==> flow/design.v <==
`timescale 1ns / 1ps
module Arithmetic_Logic_Unit(
    G,
    A,
    B,
    ALU_Result,
    V,
    C,
	 PSR_Write
    );
parameter word_Size = 32;
    input [3:0] G;
    input [word_Size - 1:0] A;
    input [word_Size - 1:0] B;
    output reg [word_Size - 1:0] ALU_Result;
    output V;
    output reg C;
	 output reg PSR_Write;
reg [word_Size - 1:0] Inner_Carry;
wire[word_Size - 1:0] nB = ~B;
wire[word_Size - 1:0] nBplusOne = nB + 1;
wire[word_Size - 1:0] negOne = 8'b11111111;  
always @ (*) begin
	casex(G)
		4'b0000 : Inner_Carry =  A[word_Size - 2:0];
		4'b0001 : Inner_Carry = (A[word_Size - 2:0] + 1);
		4'b0010 : Inner_Carry = (A[word_Size - 2:0] + B[word_Size - 2:0]);
		4'b0011 : Inner_Carry = (A[word_Size - 2:0] + B[word_Size - 2:0] + 1);
		4'b0100 : Inner_Carry = (A[word_Size - 2:0] + (nB[word_Size - 2:0]));
		4'b0101 : Inner_Carry = (A[word_Size - 2:0] + nBplusOne[word_Size - 2:0]);
		4'b0110 : Inner_Carry = (A[word_Size - 2:0] + negOne[word_Size - 2:0]);
		4'b0111 : Inner_Carry =  A[word_Size - 2:0];
		4'b100x : Inner_Carry = ( A[word_Size - 2:0] & B[word_Size - 2:0]);
		4'b101x : Inner_Carry = ( A[word_Size - 2:0] | B[word_Size - 2:0]);
		4'b110x : Inner_Carry = ( A[word_Size - 2:0] ^ B[word_Size - 2:0]);
		4'b111x : Inner_Carry = (~A[word_Size - 2:0]);
		default : Inner_Carry = {word_Size{1'bx}};
	endcase
	casex(G)
		4'b0000 : begin {C, ALU_Result} =  A;
									PSR_Write = 0;
					 end
		4'b0001 : begin {C, ALU_Result} = (A + 1);
							PSR_Write = 1;
					 end
		4'b0010 : begin {C, ALU_Result} = (A + B);
									PSR_Write = 1;
					 end
		4'b0011 : begin {C, ALU_Result} = (A + B + 1);
									PSR_Write = 1;
					 end
		4'b0100 : begin {C, ALU_Result} = (A + (nB));
									PSR_Write = 1;
					 end
		4'b0101 : begin {C, ALU_Result} = (A + nBplusOne);
									PSR_Write = 1;
					 end
		4'b0110 : begin {C, ALU_Result} = (A + negOne);
									PSR_Write = 1;
					 end
		4'b0111 : begin {C, ALU_Result} = (A);
											PSR_Write = 0;
					 end
		4'b100x : begin {C, ALU_Result} =  A & B;
											PSR_Write = 0;
					 end
		4'b101x : begin {C, ALU_Result} =  A | B;
											PSR_Write = 0;
					 end
		4'b110x : begin {C, ALU_Result} =  A ^ B;
											PSR_Write = 0;
					 end
		4'b111x : begin {C, ALU_Result} = ~A;
											PSR_Write = 0;
					 end
		default : begin {C, ALU_Result} = {word_Size{1'bx}};
											PSR_Write = 0;
					 end
	endcase
end
assign V = (C ^ Inner_Carry[7]) ? 1'b1 : 1'b0;
endmodule
`timescale 1ns / 1ps
module FunctionUnitHW2(
    FS,  
    A,
    B,
	 SH,
    F,
    V,
    C,
    N,
    Z,
	 PSR_Write
    );
parameter word_Size = 32;
    input [4:0] FS;  
    input [word_Size - 1:0] A;
    input [word_Size - 1:0] B;
	 input [4:0] SH;
    output [word_Size - 1:0] F;
    output V;
    output C;
    output N;
    output Z;
	 output PSR_Write;
wire MF = FS[4];
wire[3:0] G = FS[3:0];
wire[1:0] H = FS[3:2];
wire[word_Size - 1:0] ALU_Result;
wire[word_Size - 1:0] S_Result;
Arithmetic_Logic_Unit #(.word_Size(word_Size))
		ALU_1(
		.G(G[3:0]),
		.A(A[word_Size - 1:0]),
		.B(B[word_Size - 1:0]),
		.ALU_Result(ALU_Result[word_Size - 1:0]),
		.V(V),
		.C(C)						);
Shifter #(.word_Size(word_Size))
		Shift_1(								
		.H(H[1:0]),
		.B(B[word_Size - 1:0]),
		.SH(SH[4:0]),
		.S_Result(S_Result[word_Size - 1:0])	);
assign N = ALU_Result[word_Size - 1];
assign Z = ~|ALU_Result;
assign F =  (MF == 1'b0) ? ALU_Result:
				(MF == 1'b1) ? S_Result  : {word_Size{1'bx}};
endmodule
`timescale 1ns / 1ps
module Shifter(
	 H,
	 B,
	 SH,
    S_Result
    );
parameter word_Size = 32;
input  [1:0] H;
input  [word_Size - 1:0] B;
input  [4:0] SH;
output [word_Size - 1:0] S_Result;
assign S_Result = (H == 2'b00) ? B 		  :
						(H == 2'b01) ? B << SH :
						(H == 2'b10) ? B >> SH : {word_Size{1'bx}};
endmodule
`timescale 1ns / 1ps
module top(
	uclk,
	btn,
	LED
	);
parameter word_Size = 32;
parameter count_Size = 5;
parameter in_A = 3;   
parameter in_B = 2;   
	 input uclk;
	 input btn;
    output [7:0] LED;
reg [count_Size-1:0] counter = 0;
reg [6:0] db_btn = 0;
reg old_btn = 0;
wire [word_Size-1:0] A = in_A;
wire [word_Size-1:0] B = in_B;
reg  [4:0] SH = 2;
wire [4:0] FS = counter[count_Size-1:count_Size-5];
wire [word_Size - 1:0] F;
wire V;
wire C;
wire N;
wire Z;
wire enA;
FunctionUnitHW2 #(.word_Size(word_Size))
		FU_1(
		.FS(FS[4:0]),
		.A(A[word_Size - 1:0]),
		.B(B[word_Size - 1:0]),
		.SH(SH[4:0]),
		.F(F[word_Size - 1:0]),
		.V(V),
		.C(C),
		.N(N),
		.Z(Z)
		);
always @(posedge uclk)
begin
	old_btn <= &db_btn;
end
always @(posedge uclk)
begin
	db_btn <= db_btn << 1;
	db_btn[0] <= btn;
end
always @(posedge uclk)
begin
	if(enA) begin
		counter <= counter + 1;
	end
end
assign enA = &db_btn && ~old_btn;
assign LED[3:0] = F[3:0];
assign LED[4] = V;
assign LED[5] = C;
assign LED[6] = N;
assign LED[7] = Z;
endmodule
### Tool chain data of top

The steps from the RTL of top to its reports follow in flow order.
Lines are those of the file above, counted from 1.
Operators: Yosys type, input widths -> output width; for muxes data width and select width s.
Cell names lack the library's common part.
The mark n/a stands for no value.

| design | value |
|---|---|
| design top | top |
| clock port | uclk |
| standard-cell library | sky130hd |
| corner | tt_025C_1v80 |

### Word level

Counts by Yosys on the flattened word-level netlist (proc, flatten, opt, wreduce; memories kept). Register bits leave out memories and registers merged into their read ports (data or address). Print and check cells are left out. Cells with the same type and inputs are merged into one.

| cells by class | value |
|---|---|
| $add $sub $neg | 1 |
| equal/unequal tests | 13 |
| bitwise logic cells | 2 |
| mux-type cells | 7 |
| reductions and logical operators | 7 |

Operators by type and width:

| cell | number |
|---|---|
| $pmux 33 s10 | 1 |
| $pmux 8 s10 | 1 |
| $reduce_or 32->1 | 1 |
| $eq 4x3->1 const B | 4 |
| $mux 4 | 4 |
| $eq 3x3->1 const B | 4 |
| $eq 4x2->1 const B | 2 |
| $reduce_and 7->1 | 1 |
| $add 5x1->5 const B | 1 |
| $eq 4x1->1 const B | 1 |
| $logic_not 4->1 | 1 |
| $reduce_or 3->1 | 1 |
| $eq 2x1->1 const B | 1 |
| $eq 2x2->1 const B | 1 |
| $logic_not 2->1 | 1 |
| $xor 1x1->1 | 1 |
| $logic_and 1x1->1 | 1 |
| $not 1->1 | 1 |
| $logic_not 1->1 | 1 |
| $mux 1 | 1 |

| bit counts | value |
|---|---|
| output and inout bits | 8 |
| elaborated cells | 33 |
| flip-flop bits (word level) | 13 |
| input port bits | 2 |

### Longest topological paths

Longest topological path by Yosys (ltp), each cell counted once; first at word level (registers and memories cut), then after technology mapping (sequential cells cut; the memories' decode and read muxes count).

| logic depth | value |
|---|---|
| word-level depth | 5 |
| ABC_AREA | 0 |
| gate-level depth with buffers | 7 |
| gate-level depth less buffers | 6 |

### Netlist

Source: synth_stat.txt of the flow (Yosys; design flattened, memories mapped). It holds for the ABC_AREA given above (unset counts as 0); a run with the other value may have another netlist.

| mapped netlist | value |
|---|---|
| chip area (Yosys) | 659.4 um^2 |
| mapped flip-flops | 13 |
| buffers | 7 |
| sequential part of the area | 310.3 um^2 |
| mapped cells | 62 |

Cells by type:

| cell type | number | total area (um^2) |
|---|---|---|
| dfxtp_1 | 8 | 160.154 |
| edfxtp_1 | 5 | 150.144 |
| ha_1 | 4 | 50.048 |
| buf_4 | 4 | 30.029 |
| nand3_1 | 4 | 20.019 |
| xnor2_1 | 2 | 17.517 |
| o311ai_2 | 1 | 16.266 |
| a211oi_1 | 2 | 15.014 |
| nor2_1 | 4 | 15.014 |
| clkbuf_8 | 1 | 13.763 |
| nor2b_1 | 2 | 12.512 |
| nor3b_2 | 1 | 12.512 |
| buf_6 | 1 | 11.261 |
| inv_1 | 3 | 11.261 |
| nand2_1 | 3 | 11.261 |
| mux2i_1 | 1 | 10.01 |
| nor3_1 | 2 | 10.01 |
| nor3_2 | 1 | 10.01 |

Not listed: further types 12, cells in them 13.
The figures by module come from a second, unflattened synthesis with its own total; it is not the netlist above.

| unflattened totals | value |
|---|---|
| cell total of the unflattened synthesis | 1803 |
| area total of the unflattened synthesis | 13145.1 um^2 |

Rows give one instance, submodules left out.

Modules:

| module | area (um^2) | seq. area (um^2) | instances | cells |
|---|---|---|---|---|
| Arithmetic_Logic_Unit #(word_Size=32) | 7721.2 | 0.0 | 1 | 1184 |
| Shifter #(word_Size=32) | 4374.2 | 0.0 | 1 | 539 |
| FunctionUnitHW2 #(word_Size=32) | 621.8 | 0.0 | 1 | 49 |
| top | 427.9 | 310.3 | 1 | 31 |

### Timing after synthesis

Path of least setup slack by OpenSTA after synthesis, without wires, with an ideal clock, recovery checks aside; 20% of the period is set as input and as output delay. Where synthesis merged equal registers, the netlist keeps one of their names.

| path after synthesis | value |
|---|---|
| kind | reg-to-output |
| start point | register counter[1] |
| end point | output port LED[7] |
| delay of the path | 1.530 ns |
| external output delay | 0.394 ns |
| period | 1.97 ns |
| path slack | 0.046 ns |
| driving pins on the path | 6 |
| required time | 1.576 ns |
| arrival | 1.530 ns |
| time at the first pin | 0.000 ns |
| buffers on the path | 1 |
| synthesis period reached | 1.924 ns |

"delay of the path" is the arrival time less input delay plus setup time.
A path that ends at an output port has no setup time.
"driving pins on the path" counts driving pins, that of a launching flip-flop among them; a cell with two outputs on the path counts twice.
"synthesis period reached" is the clock period less the worst setup slack; recovery checks do not enter. This is arithmetic on one report: input and output delays are still those of the set period (20% each).
Between the ends stands the longest chain of elaborated cells between them, by number of cells; it is not shown to be the way that was timed. Of several equally long chains one is given.
A line is the first line of the expression or statement that the cell stems from. Yosys adds cells for indexed reads and writes and turns some case tables into memories.

| between the ends, after synthesis | value |
|---|---|
| cells stage by stage | edfxtp_1 -> ha_1 -> or3_1 -> a31oi_1 -> nor3b_2 -> buf_4 |
| cells in the longest elaborated chain | 5 |
| elaborated cells between the ends (all ways) | 16 |
| those cells by class | eq/ne (11); mux (1); reduce/logical (4) |

RTL lines, path after synthesis:

| what | line | source |
|---|---|---|
| start: declaration | 160 | `reg [count_Size-1:0] counter = 0;` |
| start: assignment | 197 | `counter <= counter + 1;` |
| $eq 3x3->1 | 39 | `casex(G)` |
| $reduce_or 3->1 | n/a |  |
| $pmux 33 s10 | 39 |  |
| $reduce_or 32->1 | 127 | `assign Z = ~\|ALU_Result;` |
| $logic_not 1->1 | 127 |  |
| end: declaration | 159 | `output [7:0] LED;` |

Nets of the timed path that keep an RTL name, with a line that drives or declares them; the list need not be complete.

Named nets, after synthesis:

| signal | line |
|---|---|
| FU_1.Z | 127 |

### Timing after layout

Path of least setup slack in the final report of run A (OpenROAD, finished layout, wires in). Where an end is a register, its clock arrival counts in the times.

| path post-layout | value |
|---|---|
| kind | reg-to-output |
| start point | register counter[0] |
| end point | output port LED[7] |
| period | 1.62 ns |
| time at the first pin | 0.26 ns |
| required time | 1.30 ns |
| path slack | -0.56 ns |
| driving pins on the path | 7 |
| external output delay | 0.32 ns |
| buffers on the path | 2 |
| arrival | 1.86 ns |

Between the ends stands the longest chain of elaborated cells between them, by number of cells; it is not shown to be the way that was timed. Of several equally long chains one is given.

| between the ends, post-layout | value |
|---|---|
| cells stage by stage | edfxtp_1 -> buf_6 -> ha_4 -> or3_4 -> a31oi_2 -> nor3b_2 -> buf_2 |
| cells in the longest elaborated chain | 5 |
| elaborated cells between the ends (all ways) | 12 |
| those cells by class | eq/ne (7); mux (1); reduce/logical (4) |

RTL lines, path post-layout:

| what | line | source |
|---|---|---|
| start: declaration | 160 | `reg [count_Size-1:0] counter = 0;` |
| start: assignment | 197 | `counter <= counter + 1;` |
| $eq 4x3->1 | 39 | `casex(G)` |
| $reduce_or 3->1 | n/a |  |
| $pmux 33 s10 | 39 |  |
| $reduce_or 32->1 | 127 | `assign Z = ~\|ALU_Result;` |
| $logic_not 1->1 | 127 |  |
| end: declaration | 159 | `output [7:0] LED;` |

Design top on sky130hd. What follows are 2 stored runs of the flow, each under its own settings; their order means nothing. The constraints put input and output delay at 20% of the set period each and load the outputs with 0.01 pF.
"period reached": clock period set for the run, less the worst setup slack. It is reckoned from that one timing run; input and output delays stay at 20% of the period that was set.
By "time of the worst setup path" is meant the share of the clock period that the worst setup path is allowed (20% is reserved at inputs, 20% at outputs), minus its slack. Clock arrival times at its registers enter into it.
"power consumption" is the tool's figure for a default switching activity; nothing was simulated.
Among the settings, - means not set for that run.
Among the results, - means that no value is shown for the run.

| setting or result | run A | run B |
|---|---|---|
| period_ns | 1.62 | 1.07 |
| CORE_UTILIZATION | 21 | 54 |
| HOLD_SLACK_MARGIN | 0.03 | - |
| CORE_ASPECT_RATIO | 1.19 | - |
| CELL_PAD_IN_SITES_GLOBAL_PLACEMENT | 0 | 3 |
| CELL_PAD_IN_SITES_DETAIL_PLACEMENT | 0 | 2 |
| CTS_CLUSTER_SIZE | 61 | 67 |
| CTS_CLUSTER_DIAMETER | 118 | 339 |
| CAP_MARGIN | 10 | 20 |
| MIN_ROUTING_LAYER | met1 | - |
| MAX_ROUTING_LAYER | met5 | met5 |
| CORE_MARGIN | 2 | 8 |
| SLEW_MARGIN | 20 | 35 |
| SETUP_SLACK_MARGIN | - | 0.11 |
| PLACE_DENSITY | - | 0.39 |
| TNS_END_PERCENT | - | 40 |
| GPL_TIMING_DRIVEN | - | 1 |
| worst setup slack after layout (ns) | -0.560 | - |
| area of the standard cells in the finished layout (um^2) | 1003.5 | - |
| power consumption (µW) | 547 | - |
| utilization in the final report | 0.328 | - |
| time of the worst setup path (ns) | 1.86 | - |
| kind of the worst setup path | reg-to-output | - |
| synthesized cell area (um^2) | 659.4 | - |
| period reached (ns) | 2.180 | - |
| post-route setup TNS (ns) | -3.440 | - |
| worst hold slack in the final report (ns) | 0.352 | - |
| die footprint (um^2) | 3605.7 | - |

Run B: no results, placement failed with GPL-0301
